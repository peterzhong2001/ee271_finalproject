==> flow/design.v <==
module column_driver (pattern_in, out, clk, enable, reset);
	input logic enable, clk, reset;
	input logic [15:0] pattern_in;
	output logic [15:0][15:0] out;
	always_ff @(posedge clk) begin
		if (reset)
			out <= '0;
		else if (enable) begin
			out[15] <= pattern_in;
			out[14] <= out[15];
			out[13] <= out[14];
			out[12] <= out[13];
			out[11] <= out[12];
			out[10] <= out[11];
			out[9] <= out[10];
			out[8] <= out[9];
			out[7] <= out[8];
			out[6] <= out[7];
			out[5] <= out[6];
			out[4] <= out[5];
			out[3] <= out[4];
			out[2] <= out[3];
			out[1] <= out[2];
			out[0] <= out[1];
		end
		else
			out <= out;
	end
endmodule 
Step by step through the tools: column_driver --
What the tools print for column_driver, step after step. Line numbers count from 1 in the design file above. Library cell names are shortened. A cell with - has no value.
Design: design top column_driver, clock input clk, library sky130hd, corner tt_025C_1v80

Word-level counts --
Yosys after proc, flatten, opt, wreduce and memory -nomap, before mapping. Enables and synchronous resets that opt folds into registers are not counted as muxes. Memory bits, and registers merged into a memory's read port (data or address), are not among the register bits. Print and check cells are not counted. Equal cells are merged and count once.
Word-level totals: bits in registers 256, input port bits 19, output and inout port bits 256, cells after elaboration 16

Depth --
Longest topological path by Yosys (ltp), each cell counted once; first at word level (registers and memories cut), then after technology mapping (sequential cells cut; the memories' decode and read muxes count).
Depth: word-level depth 0, ABC_AREA 0, gate-level depth with buffers 5, depth with buffers taken out 2

Mapped cells and area --
The flow's flattened synthesis, as Yosys stat reports it; memories are mapped. The netlist is that of the ABC_AREA named above (0 if unset); the other value can give another one.
Synthesis totals: mapped cells 825, chip area (Yosys) 0.0093227 mm², area of sequential cells 0.0051249 mm², flip-flop cells 256, buffer cells 57
Cells by type:
- dfxtp_1 | count 256, total area 5.12E+03 µm²
- mux2i_1 | count 256, total area 2.56E+03 µm²
- nor2_1 | count 256, total area 960.922 µm²
- buf_12 | count 26, total area 520.499 µm²
- buf_2 | count 12, total area 60.058 µm²
- clkbuf_1 | count 16, total area 60.058 µm²
- buf_8 | count 1, total area 15.014 µm²
- buf_6 | count 1, total area 11.261 µm²
- buf_4 | count 1, total area 7.507 µm²

Worst setup path after synthesis --
Source: OpenSTA report_checks on the synthesized netlist (no wires, ideal clock, input and output delay 20% of the period each), path of least setup slack; recovery checks are left aside. Register names are those of the netlist, which keeps one name where synthesis merged equal registers.
Path after synthesis: path type input to register, start input enable, end register out, clock period 1350 ps, external input delay 270 ps, setup time 128 ps, time at the first pin 270 ps, arrival time 899 ps, data required time 1222 ps, setup slack 324 ps, path delay 757 ps, driving pins on the path 5, buffers on the path 3, period reached after synthesis 1026 ps
"path delay" is the arrival time less input delay plus setup time. "driving pins on the path" counts driving pins, that of a launching flip-flop among them; a cell with two outputs on the path counts twice. "period reached after synthesis" is the clock period less the worst setup slack; recovery checks do not enter. This is arithmetic on one report: input and output delays are still those of the set period (20% each). An end named without its bit number is one bit of that signal or, where synthesis recoded a state register, one of its new flip-flops.
On the way, after synthesis: cells stage by stage buf_6 buf_12 buf_12 mux2i_1 nor2_1
RTL lines, path after synthesis:
- start, declared | line 2 | input logic enable, clk, reset;
- end, assigned | line 7 | out <= '0;
- end, assigned | line 27 | out <= out;
- end, declared | line 4 | output logic [15:0][15:0] out;
Chain of elaborated cells between the ends: none given.

Worst path after layout --
From the final timing report of stored run 2: the path of least setup slack in the routed layout; clock arrival at registers is part of the times. The report prints the path's times to 10 ps; the period is as set.
Path post-layout: path type register to output, start register out, end output out, clock period 1720 ps, output delay 340 ps, time at the first pin 520 ps, arrival time 1230 ps, data required time 1380 ps, setup slack 140 ps, driving pins on the path 2, buffers on the path 1
An end named without its bit number is one bit of that signal or, where synthesis recoded a state register, one of its new flip-flops.
On the way, post-layout: cells stage by stage dfxtp_1 dlygate4sd2_1, length of the longest elaborated chain 0, elaborated cells on any way between the ends 0, RTL lines with such cells 0
RTL lines, path post-layout:
- start, declared | line 4 | output logic [15:0][15:0] out;
- start, assigned | line 7 | out <= '0;
- start, assigned | line 27 | out <= out;
- end, declared | line 4

Memo
Re: implementation data of column_driver

Stored flow runs of column_driver (2 of them; Yosys, OpenROAD, sky130hd). They differ in their settings and are not a sequence. Constraints: input delay and output delay 20% of the set period each, output load 0.01 pF.
"achieved period": clock period set for the run, less the worst setup slack. It is reckoned from that one timing run; input and output delays stay at 20% of the period that was set.
"time on the worst setup path" is the time allowed to the run's worst setup path (the clock period less input and output delay, where it has them) less its slack. Clock arrival times count: a late capture clock shortens it, a late launch clock lengthens it.
"total power after layout" rests on the timing tool's default activity at the inputs, not on a simulated workload.
"time on the worst setup path" is known to 10 ps.

* Stored run 1 | settings: period_ns 1.21; CORE_UTILIZATION 67; SETUP_SLACK_MARGIN 0.1; PLACE_DENSITY_LB_ADDON 0.26; CORE_MARGIN 6; CELL_PAD_IN_SITES_GLOBAL_PLACEMENT 2; TNS_END_PERCENT 10; CTS_CLUSTER_SIZE 62; SLEW_MARGIN 10; MAX_ROUTING_LAYER met5; CAP_MARGIN 20 | did not finish, placement stopped with FLW-0024
* Stored run 2 | settings: period_ns 1.72; CORE_UTILIZATION 52; PLACE_DENSITY_LB_ADDON 0.11; CELL_PAD_IN_SITES_DETAIL_PLACEMENT 0; TNS_END_PERCENT 85; ABC_AREA 0; GPL_TIMING_DRIVEN 1; GPL_ROUTABILITY_DRIVEN 1; MIN_ROUTING_LAYER met1; MAX_ROUTING_LAYER met4; CAP_MARGIN 20; CORE_MARGIN 2; SLEW_MARGIN 20 | results: full die area 0.019015 mm²; time on the worst setup path 1230 ps; type of the worst setup path register to output; final worst hold slack 196 ps; synthesis area 0.0093227 mm²; utilization after layout 0.726; std-cell area (final layout) 0.0126359 mm²; total power after layout 12249 uW; setup slack of the worst path 142 ps; achieved period 1578 ps; final setup TNS 0 ps
